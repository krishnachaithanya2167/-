==> flow/design.v <==
module round_robin_arbiter_variable_time_slice (
    input wire clk,
    input wire rst_n,
    input wire [3:0] REQ,
    output reg [3:0] GNT
);
    reg [1:0] grant_idx; 
    reg [1:0] count;      
    always @(posedge clk or negedge rst_n) begin
        if (!rst_n) begin
            grant_idx <= 2'd0;
            count     <= 2'd0;
            GNT       <= 4'b0000;
        end else begin
            if (REQ[grant_idx]) begin
                GNT <= (grant_idx == 2'd0) ? 4'b0001 :
                       (grant_idx == 2'd1) ? 4'b0010 :
                       (grant_idx == 2'd2) ? 4'b0100 :
                                             4'b1000;
                if (count == 2'd2) begin
                    count <= 2'd0;
                    if (REQ[(grant_idx + 1) & 2'd3])
                        grant_idx <= (grant_idx + 1) & 2'd3;
                    else if (REQ[(grant_idx + 2) & 2'd3])
                        grant_idx <= (grant_idx + 2) & 2'd3;
                    else if (REQ[(grant_idx + 3) & 2'd3])
                        grant_idx <= (grant_idx + 3) & 2'd3;
                end else begin
                    count <= count + 1;
                end
            end else begin
                GNT <= 4'b0000;
                count <= 2'd0;
                if (REQ[(grant_idx + 1) & 2'd3])
                    grant_idx <= (grant_idx + 1) & 2'd3;
                else if (REQ[(grant_idx + 2) & 2'd3])
                    grant_idx <= (grant_idx + 2) & 2'd3;
                else if (REQ[(grant_idx + 3) & 2'd3])
                    grant_idx <= (grant_idx + 3) & 2'd3;
            end
        end
    end
endmodule
From RTL to reports: round_robin_arbiter_variable_time_slice
Tool output for the design above, in the order of the flow.
Lines are those of the file above, counted from 1.
Operators: Yosys type, input widths -> output width; for muxes data width and select width s.
Library cell names are shortened.
A cell with -- has no value.
Inputs
  design top: round_robin_arbiter_variable_time_slice
  clock: clk
  library: sky130hd
  timing corner: tt_025C_1v80

Elaborated design
Source: Yosys, flattened and elaborated, memories not mapped. Widths are those after wreduce. Registers that Yosys merges into a memory's read port (data or address) are not register bits. Print and check cells do not count. Equal cells are merged and count once.
Bit counts
  cells after elaboration: 27
  register bits: 8
  bits of input ports: 6
  output and inout port bits: 4
Cells by class
  shift operators: 4
  eq/ne operators: 4
  $add $sub $neg: 4
  muxes and demuxes: 11
  reductions and logical operators: 1
Operator list (count)
  $mux 4: 4
  $mux 2: 7
  $shiftx 4x3->1: 3
  $add 2x1->2 const B: 2
  $add 2x2->2 const B: 2
  $eq 2x2->1 const B: 2
  $shiftx 4x2->1: 1
  $eq 2x1->1 const B: 1
  $ne 2x1->1 const B: 1
  $logic_not 2->1: 1

Longest topological paths
Longest topological path by Yosys (ltp), each cell counted once; first at word level (registers and memories cut), then after technology mapping (sequential cells cut; the memories' decode and read muxes count).
Logic depth
  word-level depth: 7
  ABC_AREA: 0
  depth in mapped cells: 8
  gate-level depth less buffers: 7

Mapped cells and area
Source: synth_stat.txt of the flow (Yosys; design flattened, memories mapped). It holds for the ABC_AREA given above (unset counts as 0); a run with the other value may have another netlist.
The area totals of this step are shown rounded.
Synthesis totals
  mapped cells: 51
  mapped flip-flops: 8
  sequential part of the area: 0.0002002 mm^2
  mapped area: 0.0005167 mm^2
  buffers: 1
Cells by type
  dfrtp_1: count 8, area in all 200.192 um^2
  ha_1: count 4, area in all 50.048 um^2
  mux2_2: count 3, area in all 33.782 um^2
  and2_1: count 4, area in all 25.024 um^2
  o32ai_1: count 2, area in all 17.517 um^2
  a21oi_1: count 3, area in all 15.014 um^2
  inv_1: count 4, area in all 15.014 um^2
  mux2_4: count 1, area in all 15.014 um^2
  o21ai_1: count 3, area in all 15.014 um^2
  buf_6: count 1, area in all 11.261 um^2
  nand2_1: count 3, area in all 11.261 um^2
  a222oi_1: count 1, area in all 10.01 um^2
  mux2i_1: count 1, area in all 10.01 um^2
  o211a_1: count 1, area in all 10.01 um^2
  a21oi_2: count 1, area in all 8.758 um^2
  and3b_1: count 1, area in all 8.758 um^2
  a21o_1: count 1, area in all 7.507 um^2
  nor2_1: count 2, area in all 7.507 um^2
Other cell types: 7; their cells: 7.

Path before layout
OpenSTA on the mapped netlist: ideal clock, no wires. The path of least setup slack (recovery checks aside). Input and output delay are each 20% of the period. Register names are those of the netlist, which keeps one name where synthesis merged equal registers.
Timing after synthesis
  path kind: flip-flop to flip-flop
  from: register grant_idx[0]
  to: register grant_idx[0]
  delay of the path: 1866 ps
  clock period: 1890 ps
  arrival: 1793 ps
  setup time: 73 ps
  path buffers: 1
  data required time: 1817 ps
  slack: 24 ps
  time at the first pin: 0 ps
  stages: 9
  synthesis period reached: 1866 ps
"delay of the path" = arrival - input delay + setup time.
"stages": output pins that drive a net of the path, with the launching flip-flop's if there is one; two outputs of one cell count as two.
"synthesis period reached" is the clock period less the worst setup slack; recovery checks do not enter. This is arithmetic on one report: input and output delays are still those of the set period (20% each).
Between the ends stands the longest chain of elaborated cells between them, by number of cells; it is not shown to be the way that was timed. Of several equally long chains one is given.
Each line given opens the expression or statement behind the cell; cells for indexed reads and writes are added by Yosys, which also makes memories of some case tables.
At most two assigning lines are given for a register; there are more.
On the way, after synthesis
  cell sequence: dfrtp_1 -> buf_6 -> inv_1 -> ha_1 -> mux2_4 -> o32ai_1 -> o22ai_1 -> o211a_1 -> a21oi_2
  cells in the longest elaborated chain: 7
  elaborated cells on any way between the ends: 13
  those cells by class: 3 x add/sub; 1 x eq/ne; 4 x shift; 5 x mux
Ends and longest elaborated chain, after synthesis
  start, declared: line 7  | reg [1:0] grant_idx;
  start, assigned: line 23  | grant_idx <= (grant_idx + 1) & 2'd3;
  start, assigned: line 25  | grant_idx <= (grant_idx + 2) & 2'd3;
  $add 2x2->2: line 26  | else if (REQ[(grant_idx + 3) & 2'd3])
  $shiftx 4x3->1: line 26
  $mux 2: line 26
  $mux 2: line 24  | else if (REQ[(grant_idx + 2) & 2'd3])
  $mux 2: line 22  | if (REQ[(grant_idx + 1) & 2'd3])
  $mux 2: line 20  | if (count == 2'd2) begin
  $mux 2: line 15  | if (REQ[grant_idx]) begin
  end, assigned: line 23
  end, assigned: line 25
  end, declared: line 7

Worst path after layout
From the final timing report of flow run A: the path of least setup slack in the routed layout; clock arrival at registers is part of the times.
The path's times are printed in steps of 10 ps; the period is the one set.
Timing post-layout
  path kind: flip-flop to flip-flop
  from: register grant_idx[1]
  to: register grant_idx[0]
  arrival: 2230 ps
  setup time: 70 ps
  path buffers: 0
  stages: 8
  data required time: 2780 ps
  time at the first pin: 260 ps
  slack: 550 ps
  clock period: 2590 ps
Between the ends stands the longest chain of elaborated cells between them, by number of cells; it is not shown to be the way that was timed. Of several equally long chains one is given.
At most two assigning lines are given for a register; there are more.
On the way, post-layout
  cell sequence: dfrtp_1 -> inv_1 -> ha_1 -> mux2_4 -> o32ai_1 -> o22ai_1 -> o211a_1 -> a21oi_2
  cells in the longest elaborated chain: 7
  elaborated cells on any way between the ends: 13
  those cells by class: 3 x add/sub; 1 x eq/ne; 4 x shift; 5 x mux
Ends and longest elaborated chain, post-layout
  start, declared: line 7  | reg [1:0] grant_idx;
  start, assigned: line 23  | grant_idx <= (grant_idx + 1) & 2'd3;
  start, assigned: line 25  | grant_idx <= (grant_idx + 2) & 2'd3;
  $add 2x2->2: line 26  | else if (REQ[(grant_idx + 3) & 2'd3])
  $shiftx 4x3->1: line 26
  $mux 2: line 26
  $mux 2: line 24  | else if (REQ[(grant_idx + 2) & 2'd3])
  $mux 2: line 22  | if (REQ[(grant_idx + 1) & 2'd3])
  $mux 2: line 20  | if (count == 2'd2) begin
  $mux 2: line 15  | if (REQ[grant_idx]) begin
  end, assigned: line 23
  end, assigned: line 25
  end, declared: line 7

Appendix: measured runs

Record of 2 stored runs of the RTL-to-layout flow on round_robin_arbiter_variable_time_slice, platform sky130hd. The runs are unordered. Constraints: input delay and output delay 20% of the set period each, output load 0.01 pF.
"achieved clock period": clock period set for the run, less the worst setup slack. It is reckoned from that one timing run; input and output delays stay at 20% of the period that was set.
By "worst setup path time" is meant the share of the clock period that the worst setup path is allowed (20% is reserved at inputs, 20% at outputs), minus its slack. Clock arrival times at its registers enter into it.
"worst setup path time" is given in steps of 10 ps.
The results are shown rounded.
[flow run A] settings: period_ns=2.59, CORE_UTILIZATION=29, SETUP_SLACK_MARGIN=0.1, PLACE_DENSITY_LB_ADDON=0.29, HOLD_SLACK_MARGIN=0.25, CORE_ASPECT_RATIO=0.94, CORE_MARGIN=7, CTS_CLUSTER_SIZE=26, CTS_CLUSTER_DIAMETER=135, SLEW_MARGIN=0, MIN_ROUTING_LAYER=met2, MAX_ROUTING_LAYER=met5, CAP_MARGIN=20
[flow run A] result: chip area after synthesis (Yosys) 0.0005167 mm^2, die area 0.00316 mm^2, standard-cell area of the final layout 0.0006556 mm^2, worst setup slack after layout 551 ps, total negative slack 0 ps, worst hold slack 473 ps, achieved clock period 2039 ps, worst setup path time 2040 ps, worst setup path kind flip-flop to flip-flop
[flow run B] settings: period_ns=1.94, CORE_UTILIZATION=61, CAP_MARGIN=20, CORE_MARGIN=2, SLEW_MARGIN=20
[flow run B] result: did not finish, floorplanning stopped with PDN-0185
